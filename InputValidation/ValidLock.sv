==> flow/design.v <==
`timescale 1ns / 1ps
module Comparator #(parameter WIDTH = 5)(
    input [WIDTH-1:0] A,
    input [WIDTH-1:0] B,
    output logic EQ,
    output logic GT,
    output logic LT
    );
    always_comb
    begin
        EQ = 0; GT = 0; LT = 0;
        if (A == B) EQ = 1;
        else if (A > B) GT = 1;
        else LT = 1;
    end
endmodule
`timescale 1ns / 1ps
module DBounce(
    input clk,
    input sig_in,
    output DB_out
    );
    parameter n = 8;   
    logic  r_dff1; 
    logic  r_dff2; 
    logic  r_buff; 
    logic  [n-1:0] r_count; 
    logic  s_reset; 
    always_ff @ (posedge clk)
    begin
       r_dff1 <= sig_in; 
       r_dff2 <= r_dff1; 
    end; 
    assign s_reset = r_dff1 ^ r_dff2; 
    always_ff @ (posedge clk)
    begin
       if (r_count[n-1] == 1) 
          r_buff <= r_dff2; 
    end 
    assign s_cnt_en = ~r_count[n-1];     
    always_ff @ (posedge clk)
    begin
       if (s_reset == 1) 
          r_count <= 0; 
       else if (s_cnt_en == 1)
          r_count <= r_count + 1'b1;
    end   
    assign DB_out = r_buff;  
endmodule
`timescale 1ns / 1ps
module ValidLock(
    input [4:0] LET,
    input CLK, ENTER, LDPlug, LDRot,
    output outENTER, outLDPlug, outLDRot
    );
    logic lt, dbENTER, dbLDPlug, dbLDRot;
    DBounce db1 (.clk(CLK), .sig_in(ENTER), .DB_out(dbENTER));
    DBounce db2 (.clk(CLK), .sig_in(LDPlug), .DB_out(dbLDPlug));
    DBounce db3 (.clk(CLK), .sig_in(LDRot), .DB_out(dbLDRot));
    Comparator #(5) comp (.A(LET), .B(5'd26), .LT(lt));
    assign outENTER = lt & dbENTER;
    assign outLDPlug = lt & dbLDPlug;
    assign outLDRot = lt & dbLDRot;
endmodule
# [Step by step through the tools: ValidLock]
# What the tools print for ValidLock, step after step.
# Line numbers count from 1 in the design file above.
# Operators carry their Yosys type and port widths (W data, S select, Z words).
# Cell names lack the library's common part.
# A cell with - has no value.
[inputs] top="ValidLock" clock_port="CLK" cell_library="sky130hd" lib_corner="tt_025C_1v80"

# [Word-level counts]
# Source: Yosys, flattened and elaborated, memories not mapped. Widths are those after wreduce. Registers that Yosys merges into a memory's read port (data or address) are not register bits. Print and check cells do not count. Equal cells are merged and count once.
[word_totals] regBits=33 input_bits=9 output_inout_bits=3 wordCells=31
[op_classes] add_sub_neg=3 compare=1 n_eq=1 n_mux=5 logic=6
[op_table] cell="$add A8 B1 Y8 const B" n=3
[op_table] cell="$mux W8" n=3
[op_table] cell="$gt A5 B5 Y1 const B" n=1
[op_table] cell="$eq A5 B5 Y1 const B" n=1
[op_table] cell="$and A1 B1 Y1" n=3
[op_table] cell="$xor A1 B1 Y1" n=3
[op_table] cell="$mux W1" n=2

# [Longest topological paths]
# Longest topological path by Yosys (ltp), each cell counted once; first at word level (registers and memories cut), then after technology mapping (sequential cells cut; the memories' decode and read muxes count).
[logic_depth] ltp_word=4 abc_area=0 ltp_mapped=4 mapped_depth_nobuf=4

# [Mapped cells and area]
# Yosys stat after the flow's synthesis: flattened, memories mapped to cells. It holds for the ABC_AREA given above (unset counts as 0); a run with the other value may have another netlist.
[mapped] cell_count=121 area_mm2=0.0013088 seq_area_mm2=0.0006907 ff_cells=33 buffers=0
[types] cell="dfxtp_1" n=30 type_area_um2=600.576
[types] cell="xor2_1" n=12 type_area_um2=105.101
[types] cell="edfxtp_1" n=3 type_area_um2=90.086
[types] cell="nand4b_4" n=3 type_area_um2=71.318
[types] cell="nor2_1" n=15 type_area_um2=56.304
[types] cell="or3_1" n=9 type_area_um2=56.304
[types] cell="a21oi_1" n=9 type_area_um2=45.043
[types] cell="o21ai_0" n=9 type_area_um2=45.043
[types] cell="ha_1" n=3 type_area_um2=37.536
[types] cell="mux2i_1" n=3 type_area_um2=30.029
[types] cell="nand2b_4" n=2 type_area_um2=27.526
[types] cell="xnor2_1" n=3 type_area_um2=26.275
[types] cell="nand2_1" n=6 type_area_um2=22.522
[types] cell="o21a_1" n=3 type_area_um2=22.522
[types] cell="and2_1" n=3 type_area_um2=18.768
[types] cell="nand3_1" n=3 type_area_um2=15.014
[types] cell="nand4_1" n=2 type_area_um2=12.512
[types] cell="nand4_2" n=1 type_area_um2=12.512
# Other cell types: 2; their cells: 2.
# By module: a second synthesis without flattening, with its own total; a netlist apart from the flattened one above.
[unflattened] cells_unflattened=145 area_unflattened_mm2=0.0014639
# Each row is one instance without its submodules.
[by_module] module="DBounce" instances=3 cells=40 area_mm2=0.0004329 seq_area_mm2=0.0002302
[by_module] module="Comparator #(WIDTH=5)" instances=1 cells=20 area_mm2=0.0001389 seq_area_mm2=0
[by_module] module="ValidLock" instances=1 cells=5 area_mm2=0.0000263 seq_area_mm2=0

# [Path before layout]
# Path of least setup slack by OpenSTA after synthesis, without wires, with an ideal clock, recovery checks aside; 20% of the period is set as input and as output delay. Where synthesis merged equal registers, the netlist keeps one of their names.
[synth_path] path_type="register -> register" startpoint="register db2.r_count[0]" endpoint="register db2.r_count[4]" tclk_ps=1550 setup_time_ps=70 launch_ps=0 arrival_time_ps=1133 required_time_ps=1480 slack_ps=346 path_delay_ps=1203 stages=5 path_buffers=0 period_less_setup_slack_ps=1204
# "path_delay_ps" = arrival - input delay + setup time.
# "stages": output pins that drive a net of the path, with the launching flip-flop's if there is one; two outputs of one cell count as two.
# "period_less_setup_slack_ps" is the clock period less the worst setup slack; recovery checks do not enter. This is arithmetic on one report: input and output delays are still those of the set period (20% each).
# Between the ends stands the longest chain of elaborated cells between them, by number of cells; it is not shown to be the way that was timed. Of several equally long chains one is given.
# A line is the first line of the expression or statement that the cell stems from. Yosys adds cells for indexed reads and writes and turns some case tables into memories.
[synth_between] cell_sequence="dfxtp_1 -> ha_1 -> nand2b_4 -> or3_1 -> a21oi_1" elab_chain_len=1 cells_between=1 cone_lines=1 classes_between="1 x add/sub"
[synth_rtl] element="from (decl)" line=27 text="logic  [n-1:0] r_count;"
[synth_rtl] element="from (assign)" line=44 text="r_count <= 0;"
[synth_rtl] element="from (assign)" line=46 text="r_count <= r_count + 1'b1;"
[synth_rtl] element="$add A8 B1 Y8" line=46
[synth_rtl] element="to (assign)" line=44
[synth_rtl] element="to (assign)" line=46
[synth_rtl] element="to (decl)" line=27

# [Worst path after layout]
# Path of least setup slack in the final report of stored run 1 (OpenROAD, finished layout, wires in). Where an end is a register, its clock arrival counts in the times.
# The report prints the path's times to 10 ps; the period is as set.
[layout_path] path_type="input -> output" startpoint="input port LET[1]" endpoint="output port outENTER" tclk_ps=1090 input_delay_ps=220 output_delay_ps=220 launch_ps=220 arrival_time_ps=930 required_time_ps=870 slack_ps=-60 stages=5 path_buffers=3
# Between the ends stands the longest chain of elaborated cells between them, by number of cells; it is not shown to be the way that was timed. Of several equally long chains one is given.
[layout_between] cell_sequence="buf_6 -> o211ai_1 -> buf_4 -> and2_4 -> buf_6" elab_chain_len=4 cells_between=5 cone_lines=3 classes_between="1 x compare; 1 x eq/ne; 2 x mux; 1 x logic"
[layout_rtl] element="from (decl)" line=52 text="input [4:0] LET,"
[layout_rtl] element="$gt A5 B5 Y1" line=13 text="else if (A > B) GT = 1;"
[layout_rtl] element="$mux W1" line=13
[layout_rtl] element="$mux W1" line=12 text="if (A == B) EQ = 1;"
[layout_rtl] element="$and A1 B1 Y1" line=61 text="assign outENTER = lt & dbENTER;"
[layout_rtl] element="to (decl)" line=54 text="output outENTER, outLDPlug, outLDRot"

FLOW RESULTS
============

Below are 2 stored runs of the flow (Yosys, OpenROAD; platform sky130hd) on ValidLock, each with its settings and what was measured, unordered. Constraints: input delay and output delay 20% of the set period each, output load 0.01 pF.
"achieved clock period" is the run's clock period less its worst setup slack. It is reckoned from that one timing run; input and output delays stay at 20% of the period that was set.
"worst setup path time" is the time allowed to the run's worst setup path (the clock period less input and output delay, where it has them) less its slack. Clock arrival times count: a late capture clock shortens it, a late launch clock lengthens it.
"power" rests on the timing tool's default activity at the inputs, not on a simulated workload.
"worst setup path time" is given in steps of 10 ps.
[stored run 1] settings: period_ns=1.09, CORE_UTILIZATION=33, SETUP_SLACK_MARGIN=-0.03, PLACE_DENSITY_LB_ADDON=0.18, GPL_TIMING_DRIVEN=1, GPL_ROUTABILITY_DRIVEN=0, MAX_ROUTING_LAYER=met4, CAP_MARGIN=20, CORE_MARGIN=2, SLEW_MARGIN=20
[stored run 1] result: chip area after synthesis (Yosys) 0.0013088 mm^2, die area 0.0044856 mm^2, standard-cell area of the final layout 0.0018405 mm^2, utilization 49.2 %, worst setup slack after layout -56 ps, total negative slack -166 ps, worst hold slack 382 ps, power 2661 µW, achieved clock period 1146 ps, worst setup path time 710 ps, worst setup path kind input -> output
[stored run 2] settings: period_ns=0.943, CORE_UTILIZATION=19, SETUP_SLACK_MARGIN=0.01, PLACE_DENSITY_LB_ADDON=0.12, CORE_ASPECT_RATIO=0.8, CORE_MARGIN=5, CELL_PAD_IN_SITES_GLOBAL_PLACEMENT=0, CTS_CLUSTER_SIZE=49, CTS_CLUSTER_DIAMETER=76, MIN_ROUTING_LAYER=met2, MAX_ROUTING_LAYER=met4, CAP_MARGIN=20, SLEW_MARGIN=20
[stored run 2] result: chip area after synthesis (Yosys) 0.0013088 mm^2, die area 0.0086585 mm^2, standard-cell area of the final layout 0.002097 mm^2, utilization 30.9 %, worst setup slack after layout -196 ps, total negative slack -2032 ps, worst hold slack 344 ps, power 3236 µW, achieved clock period 1139 ps, worst setup path time 1140 ps, worst setup path kind register -> register
